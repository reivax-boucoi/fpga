==> flow/design.v <==
module dpll(SignalIn, SignalOut, MainClock,
            Positive, Negative, Lead, Lag
            );
input  SignalIn;                 
input  MainClock;                
output SignalOut;                
output Positive, Negative;       
output Lead, Lag;                
phasecomparator inst_ph_cmp(.MainClock(MainClock), .InputSignal(SignalIn),
                            .OutputSignal(SignalOut), .Lead(Lead), .Lag(Lag)
                            );
variableresetrandomwalkfilter inst_zrwf(.MainClock(MainClock), .Lead(Lead), .Lag(Lag),
                           .Positive(Positive), .Negative(Negative)
                           );
freqdivider inst_freqdiv(.MainClock(MainClock), .FrequencyOut(SignalOut),
                           .Positive(Positive), .Negative(Negative)
                           );
endmodule
module freqdivider(MainClock, Positive, Negative, FrequencyOut);
 input MainClock;                  
 input Positive, Negative;     
 output FrequencyOut;          
parameter DividerLength   = 7;
parameter DividerMaxValue = 48;
reg [DividerLength-1 : 0] DividerCounter;
reg FrequencyOut;         
always @(posedge MainClock)
 begin
  if(DividerCounter >= (DividerMaxValue - 1))
    DividerCounter <= 0;
    else if(Negative)       DividerCounter <= DividerCounter + 2;
          else if(Positive) DividerCounter <= DividerCounter;
                else        DividerCounter <= DividerCounter + 1;
  if(DividerCounter == 0) FrequencyOut <= ~FrequencyOut;            
 end
endmodule
module phasecomparator(InputSignal, OutputSignal, MainClock, Lead, Lag);
input InputSignal, OutputSignal;     
input MainClock;                     
output Lead, Lag;                    
reg [1:0] InputSignalEdgeDet;        
always @(posedge MainClock)
 begin
  InputSignalEdgeDet <= { InputSignalEdgeDet[0], InputSignal };
 end
wire InputSignalEdge = (InputSignalEdgeDet == 2'b01);
reg Lead, Lag;                    
always @(posedge MainClock)
 begin                         
  Lag  <= ((InputSignalEdge == 1'b1)  && (OutputSignal == 1'b0));
  Lead <= ((InputSignalEdge == 1'b1)  && (OutputSignal == 1'b1));
 end
endmodule
module randomwalkfilter(MainClock, Lead, Lag, Positive, Negative);
 input  MainClock, Lead, Lag;     
 output Positive, Negative;       
parameter FilterLength      = 8;
parameter FilterResetValue  = 4;
parameter FilterMaxValue    = FilterResetValue;
parameter FilterMinValue    = 256 - FilterResetValue;
reg [FilterLength-1 : 0] FilterCounter;
always @(posedge MainClock)
 begin
  if((FilterCounter == FilterMaxValue) || (FilterCounter == FilterMinValue))
    FilterCounter <= 0;
    else
     begin
      if(Lead) FilterCounter <= FilterCounter + 1;
      if(Lag)  FilterCounter <= FilterCounter - 1;
     end
 end
reg Positive, Negative;
always @(posedge MainClock)
 begin
  Positive <= (FilterCounter == FilterMaxValue);
  Negative <= (FilterCounter == FilterMinValue);
 end
endmodule
module variableresetrandomwalkfilter(MainClock, Lead, Lag, Positive, Negative);
 input  MainClock, Lead, Lag;  
 output Positive, Negative;    
parameter N_FilterLength      = 8;
parameter N_FilterResetValue  = 8;
parameter N_FilterMaxValue    = N_FilterResetValue;
parameter N_FilterMinValue    = 256 - N_FilterResetValue;
parameter ResetterCounterLength   = 4;
parameter ResetterCounterMaxValue = 3;
parameter ResetterCounterMinValue = 16 - 3;
reg [N_FilterLength-1 : 0] N_FilterCounter;
wire Up, Down;
randomwalkfilter inst_M_Filter(.MainClock(MainClock), .Lead(Lead), .Lag(Lag),
                                             .Positive(Up), .Negative(Down));
defparam inst_M_Filter.FilterResetValue = 32;   
reg [ResetterCounterLength-1 : 0] ResetterCounter;
always @(posedge MainClock)
 begin
  if(Up)
   begin
    if((ResetterCounter < ResetterCounterMaxValue) || (ResetterCounter >= ResetterCounterMinValue))
     ResetterCounter <= ResetterCounter + 1;
   end
  else if(Down)
   begin
    if((ResetterCounter <= ResetterCounterMaxValue) || (ResetterCounter > ResetterCounterMinValue))
     ResetterCounter <= ResetterCounter - 1;
   end
  if((ResetterCounter > ResetterCounterMaxValue) && (ResetterCounter < ResetterCounterMinValue))
     ResetterCounter <= 0;
 end
reg [N_FilterLength-1 : 0] ResetterValue;
always @(1)
 begin
  case(ResetterCounter)
   16 - 3:  ResetterValue = 256 - 7;
   16 - 2:  ResetterValue = 256 - 6;
   16 - 1:  ResetterValue = 256 - 4;
   0:       ResetterValue = 0;
   1:       ResetterValue = 4;
   2:       ResetterValue = 6;
   3:       ResetterValue = 7;
   default: ResetterValue = 0;
  endcase
 end
always @(posedge MainClock)
 begin
  if((N_FilterCounter == N_FilterMaxValue) || (N_FilterCounter == N_FilterMinValue))
    N_FilterCounter <= ResetterValue;
    else
     begin
      if(Lead) N_FilterCounter <= N_FilterCounter + 1;
      if(Lag)  N_FilterCounter <= N_FilterCounter - 1;
     end
 end
reg Positive, Negative;
always @(posedge MainClock)
 begin
  Positive <= (N_FilterCounter == N_FilterMaxValue);
  Negative <= (N_FilterCounter == N_FilterMinValue);
 end
endmodule
Step by step through the tools: dpll
The steps from the RTL of dpll to its reports follow in flow order.
Line numbers count from 1 in the design file above.
Operators: Yosys type, input widths -> output width; for muxes data width and select width s.
Cell names lack the library's common part.
{"block": "design", "design": "dpll", "clock_port": "MainClock", "library": "sky130hd", "corner": "tt_025C_1v80"}

Word level
Counts by Yosys on the flattened word-level netlist (proc, flatten, opt, wreduce; memories kept). Register bits leave out memories and registers merged into their read ports (data or address). Print and check cells are left out. Cells with the same type and inputs are merged into one.
{"block": "word_totals", "register_bits": 36, "in_bits": 2, "out_inout_bits": 5, "wordCells": 66}
{"block": "classes", "addsub": 8, "compare": 7, "equal": 13, "n_mux": 12, "bitwise": 1, "reduce_logical": 13}
{"block": "op_table", "operator": "$pmux 8 s6", "count": 1}
{"block": "op_table", "operator": "$mux 8", "count": 5}
{"block": "op_table", "operator": "$add 8x1->8 const B", "count": 2}
{"block": "op_table", "operator": "$sub 8x1->8 const B", "count": 2}
{"block": "op_table", "operator": "$eq 8x8->1 const B", "count": 2}
{"block": "op_table", "operator": "$mux 4", "count": 4}
{"block": "op_table", "operator": "$mux 7", "count": 2}
{"block": "op_table", "operator": "$eq 4x4->1 const B", "count": 3}
{"block": "op_table", "operator": "$eq 4x2->1 const B", "count": 2}
{"block": "op_table", "operator": "$eq 8x4->1 const B", "count": 1}
{"block": "op_table", "operator": "$eq 8x6->1 const B", "count": 1}
{"block": "op_table", "operator": "$add 7x1->7 const B", "count": 1}
{"block": "op_table", "operator": "$add 7x2->7 const B", "count": 1}
{"block": "op_table", "operator": "$ge 7x6->1 const B", "count": 1}
{"block": "op_table", "operator": "$logic_not 7->1", "count": 1}
{"block": "op_table", "operator": "$reduce_bool 2->1", "count": 3}
{"block": "op_table", "operator": "$logic_or 1x1->1", "count": 4}
{"block": "op_table", "operator": "$add 4x1->4 const B", "count": 1}
{"block": "op_table", "operator": "$sub 4x1->4 const B", "count": 1}
{"block": "op_table", "operator": "$eq 4x1->1 const B", "count": 1}
{"block": "op_table", "operator": "$gt 4x2->1 const B", "count": 1}
{"block": "op_table", "operator": "$le 4x2->1 const B", "count": 1}
{"block": "op_table", "operator": "$lt 4x2->1 const B", "count": 1}
{"block": "op_table", "operator": "$ge 4x4->1 const B", "count": 1}
{"block": "op_table", "operator": "$gt 4x4->1 const B", "count": 1}
{"block": "op_table", "operator": "$lt 4x4->1 const B", "count": 1}
{"block": "op_table", "operator": "$logic_and 1x1->1", "count": 3}
{"block": "op_table", "operator": "$reduce_and 3->1", "count": 1}
Not listed: further kinds 5, cells in them 5.

Depth
Longest topological path by Yosys (ltp), each cell counted once; first at word level (registers and memories cut), then after technology mapping (sequential cells cut; the memories' decode and read muxes count).
{"block": "depth", "word_depth": 5, "abc_area": 0, "mapped_depth": 7, "mapped_depth_nobuf": 7}

Synthesis result
Yosys stat after the flow's synthesis: flattened, memories mapped to cells. It holds for the ABC_AREA given above (unset counts as 0); a run with the other value may have another netlist.
{"block": "synth_totals", "stdcells": 233, "area_um2": 2184.6, "seqArea_um2": 810.8, "ffs": 36, "n_buf": 6}
{"block": "types", "type": "dfxtp_1", "count": 27, "type_area_um2": 540.518}
{"block": "types", "type": "edfxtp_1", "count": 9, "type_area_um2": 270.259}
{"block": "types", "type": "ha_1", "count": 19, "type_area_um2": 237.728}
{"block": "types", "type": "nor2_1", "count": 28, "type_area_um2": 105.101}
{"block": "types", "type": "xnor2_1", "count": 8, "type_area_um2": 70.067}
{"block": "types", "type": "o21ai_0", "count": 12, "type_area_um2": 60.058}
{"block": "types", "type": "a211oi_1", "count": 7, "type_area_um2": 52.55}
{"block": "types", "type": "xor2_1", "count": 6, "type_area_um2": 52.55}
{"block": "types", "type": "a21o_1", "count": 6, "type_area_um2": 45.043}
{"block": "types", "type": "nand2_1", "count": 12, "type_area_um2": 45.043}
{"block": "types", "type": "inv_1", "count": 11, "type_area_um2": 41.29}
{"block": "types", "type": "a21oi_1", "count": 8, "type_area_um2": 40.038}
{"block": "types", "type": "fa_1", "count": 2, "type_area_um2": 40.038}
{"block": "types", "type": "nor3b_1", "count": 5, "type_area_um2": 37.536}
{"block": "types", "type": "buf_6", "count": 3, "type_area_um2": 33.782}
{"block": "types", "type": "a31oi_1", "count": 5, "type_area_um2": 31.28}
{"block": "types", "type": "nor3_1", "count": 6, "type_area_um2": 30.029}
{"block": "types", "type": "nand2b_1", "count": 4, "type_area_um2": 25.024}
Other cell types: 39; their cells: 55.
By module: a second synthesis without flattening, with its own total; a netlist apart from the flattened one above.
{"block": "hier_totals", "hier_cells": 241, "area_unflattened_um2": 2314.7}
Each row is one instance without its submodules.
{"block": "by_module", "mod": "variableresetrandomwalkfilter", "instances": 1, "n_cells": 105, "mod_area_um2": 1044.8, "mod_seq_area_um2": 360.3}
{"block": "by_module", "mod": "randomwalkfilter (FilterResetValue=32)", "instances": 1, "n_cells": 80, "mod_area_um2": 689.4, "mod_seq_area_um2": 200.2}
{"block": "by_module", "mod": "freqdivider", "instances": 1, "n_cells": 50, "mod_area_um2": 479.2, "mod_seq_area_um2": 170.2}
{"block": "by_module", "mod": "phasecomparator", "instances": 1, "n_cells": 6, "mod_area_um2": 101.3, "mod_seq_area_um2": 80.1}
{"block": "by_module", "mod": "dpll", "instances": 1, "n_cells": 0, "mod_area_um2": 0.0, "mod_seq_area_um2": 0.0}

Timing after synthesis
Source: OpenSTA report_checks on the synthesized netlist (no wires, ideal clock, input and output delay 20% of the period each), path of least setup slack; recovery checks are left aside. Register names are those of the netlist, which keeps one name where synthesis merged equal registers.
{"block": "synth_timing", "path_type": "register to register", "start": "register inst_ph_cmp.Lag", "end": "register inst_zrwf.inst_M_Filter.FilterCounter[6]", "period_ps": 2350, "setup_time_ps": 74, "t_first_pin_ps": 0, "t_arrival_ps": 2312, "required_time_ps": 2276, "path_slack_ps": -36, "path_delay_ps": 2386, "stages": 8, "n_path_buf": 0, "synth_period_reached_ps": 2386}
"path_delay_ps" = arrival - input delay + setup time.
"stages" counts driving pins, that of a launching flip-flop among them; a cell with two outputs on the path counts twice.
"synth_period_reached_ps" is the clock period less the worst setup slack; recovery checks do not enter. This is arithmetic on one report: input and output delays are still those of the set period (20% each).
The rows between start and end are the longest chain of elaborated cells between them; the timing report does not say that the signal goes this way. Where chains are equally long, one stands for them.
A line is the first line of the expression or statement that the cell stems from. Yosys adds cells for indexed reads and writes and turns some case tables into memories.
A register here has more assigning lines than the two given.
{"block": "synth_between", "path_cell_list": "dfxtp_1 inv_1 fa_1 and2b_1 o31a_1 nor2_1 or4b_1 a31oi_1", "elab_chain_len": 1, "cone_cells": 2, "cone_lines": 1, "cone_classes": "1 x mux; 1 x reduce/logical"}
{"block": "synth_lines", "element": "from (decl)", "line_no": 40, "source": "output Lead, Lag;"}
{"block": "synth_lines", "element": "from (assign)", "line_no": 50, "source": "Lag  <= ((InputSignalEdge == 1'b1)  && (OutputSignal == 1'b0));"}
{"block": "synth_lines", "element": "$mux 8", "line_no": 69, "source": "if(Lag)  FilterCounter <= FilterCounter - 1;"}
{"block": "synth_lines", "element": "to (assign)", "line_no": 68, "source": "if(Lead) FilterCounter <= FilterCounter + 1;"}
{"block": "synth_lines", "element": "to (assign)", "line_no": 69}
{"block": "synth_lines", "element": "to (decl)", "line_no": 61, "source": "reg [FilterLength-1 : 0] FilterCounter;"}

Timing after layout
Path of least setup slack in the final report of flow run B (OpenROAD, finished layout, wires in). Where an end is a register, its clock arrival counts in the times.
The report prints the path's times to 10 ps; the period is as set.
{"block": "layout_timing", "path_type": "register to register", "start": "register inst_zrwf.N_FilterCounter[1]", "end": "register inst_zrwf.N_FilterCounter[7]", "period_ps": 1520, "setup_time_ps": 240, "t_first_pin_ps": 280, "t_arrival_ps": 1910, "required_time_ps": 1550, "path_slack_ps": -360, "stages": 8, "n_path_buf": 1}
The rows between start and end are the longest chain of elaborated cells between them; the timing report does not say that the signal goes this way. Where chains are equally long, one stands for them.
A register here has more assigning lines than the two given.
Ways into the end's enable are left out, as the timed path ends at the data pin.
{"block": "layout_between", "path_cell_list": "edfxtp_1 buf_6 ha_4 a211oi_2 o21ai_2 a41o_1 xnor2_1 o21ai_1", "elab_chain_len": 4, "cone_cells": 8, "cone_classes": "2 x add/sub; 2 x eq/ne; 3 x mux; 1 x reduce/logical"}
{"block": "layout_lines", "element": "from (decl)", "line_no": 89, "source": "reg [N_FilterLength-1 : 0] N_FilterCounter;"}
{"block": "layout_lines", "element": "from (assign)", "line_no": 127, "source": "N_FilterCounter <= ResetterValue;"}
{"block": "layout_lines", "element": "from (assign)", "line_no": 130, "source": "if(Lead) N_FilterCounter <= N_FilterCounter + 1;"}
{"block": "layout_lines", "element": "$add 8x1->8", "line_no": 130}
{"block": "layout_lines", "element": "$mux 8", "line_no": 130}
{"block": "layout_lines", "element": "$mux 8", "line_no": 131, "source": "if(Lag)  N_FilterCounter <= N_FilterCounter - 1;"}
{"block": "layout_lines", "element": "$mux 8", "line_no": 126, "source": "if((N_FilterCounter == N_FilterMaxValue) || (N_FilterCounter == N_FilterMinValue))"}
{"block": "layout_lines", "element": "to (assign)", "line_no": 127}
{"block": "layout_lines", "element": "to (assign)", "line_no": 130}
{"block": "layout_lines", "element": "to (decl)", "line_no": 89}

Subject: flow runs of dpll

Hi,

Record of 2 stored runs of the RTL-to-layout flow on dpll, platform sky130hd. The runs are unordered. Constraints: input delay and output delay 20% of the set period each, output load 0.01 pF.
By "achievedPeriod_ps" is meant the clock period of the run minus its worst setup slack. This is arithmetic on one report: input and output delays are still those of the set period (20% each).
"worst_path_ps" means the part of the period allowed to the worst setup path (the constraints hold back 20% at inputs and 20% at outputs) less its slack; where the path has registers, the arrival times of their clocks count too.
By "power.total_uw" is meant OpenSTA's value without simulated activity: inputs other than the clock are taken to toggle once in ten clock periods, and the tool carries that through the logic.
"worst_path_ps" is known to 10 ps.

Flow run A
==> flow/run.sh <==
#!/bin/bash
# the make line also repeats the synthesis and layout settings of config.mk as NAME=value (left out here)
make -C /OpenROAD-flow-scripts/flow DESIGN_CONFIG=/design/flow/config.mk WORK_HOME=/design/flow/orfs CLKGATE_MAP_FILE= finish
==> flow/config.mk <==
export PLATFORM = sky130hd
export DESIGN_NAME = dpll
export DESIGN_NICKNAME = dpll
export VERILOG_FILES = /design/flow/design.v
export SDC_FILE = /design/flow/constraint.sdc
export NUM_CORES = 4
export LEC_CHECK = 0
export ABC_AREA = 1
export CAP_MARGIN = 5
export CELL_PAD_IN_SITES_DETAIL_PLACEMENT = 0
export CELL_PAD_IN_SITES_GLOBAL_PLACEMENT = 3
export CORE_MARGIN = 2
export CORE_UTILIZATION = 63
export GPL_ROUTABILITY_DRIVEN = 1
export GPL_TIMING_DRIVEN = 1
export MIN_ROUTING_LAYER = met2
export SETUP_SLACK_MARGIN = -0.01
export SLEW_MARGIN = 20
==> flow/constraint.sdc <==
create_clock -name core_clock -period 2.09 [get_ports {MainClock}]
set_input_delay 0.4180 -clock core_clock [delete_from_list [all_inputs] [get_ports {MainClock}]]
set_output_delay 0.4180 -clock core_clock [all_outputs]
set_load 0.01 [all_outputs]

==> results of flow run A, as JSON <==
{
  "outcome": "unfinished; error GPL-0301 in placement"
}

Flow run B
==> flow/run.sh <==
#!/bin/bash
# the make line also repeats the synthesis and layout settings of config.mk as NAME=value (left out here)
make -C /OpenROAD-flow-scripts/flow DESIGN_CONFIG=/design/flow/config.mk WORK_HOME=/design/flow/orfs CLKGATE_MAP_FILE= finish
==> flow/config.mk <==
export PLATFORM = sky130hd
export DESIGN_NAME = dpll
export DESIGN_NICKNAME = dpll
export VERILOG_FILES = /design/flow/design.v
export SDC_FILE = /design/flow/constraint.sdc
export NUM_CORES = 4
export LEC_CHECK = 0
export CAP_MARGIN = 20
export CELL_PAD_IN_SITES_DETAIL_PLACEMENT = 0
export CORE_ASPECT_RATIO = 0.53
export CORE_MARGIN = 2
export CORE_UTILIZATION = 32
export CTS_CLUSTER_DIAMETER = 302
export GPL_TIMING_DRIVEN = 1
export HOLD_SLACK_MARGIN = 0.02
export MAX_ROUTING_LAYER = met4
export SETUP_SLACK_MARGIN = 0.28
export SLEW_MARGIN = 20
==> flow/constraint.sdc <==
create_clock -name core_clock -period 1.52 [get_ports {MainClock}]
set_input_delay 0.3040 -clock core_clock [delete_from_list [all_inputs] [get_ports {MainClock}]]
set_output_delay 0.3040 -clock core_clock [all_outputs]
set_load 0.01 [all_outputs]

==> results of flow run B, as JSON <==
{
  "fin_hold_ws_ps": 383,
  "stdcell_area_um2": 3626.0,
  "achievedPeriod_ps": 1876,
  "setup_worst_slack_ps": -356,
  "dieArea_um2": 7537.3,
  "worst_path_ps": 1880,
  "critical_path_type": "register to register",
  "power.total_uw": 4940,
  "final_util_pct": 56.1,
  "yosys_chip_area_um2": 2184.6,
  "setupTns_ps": -5104
}

Regards
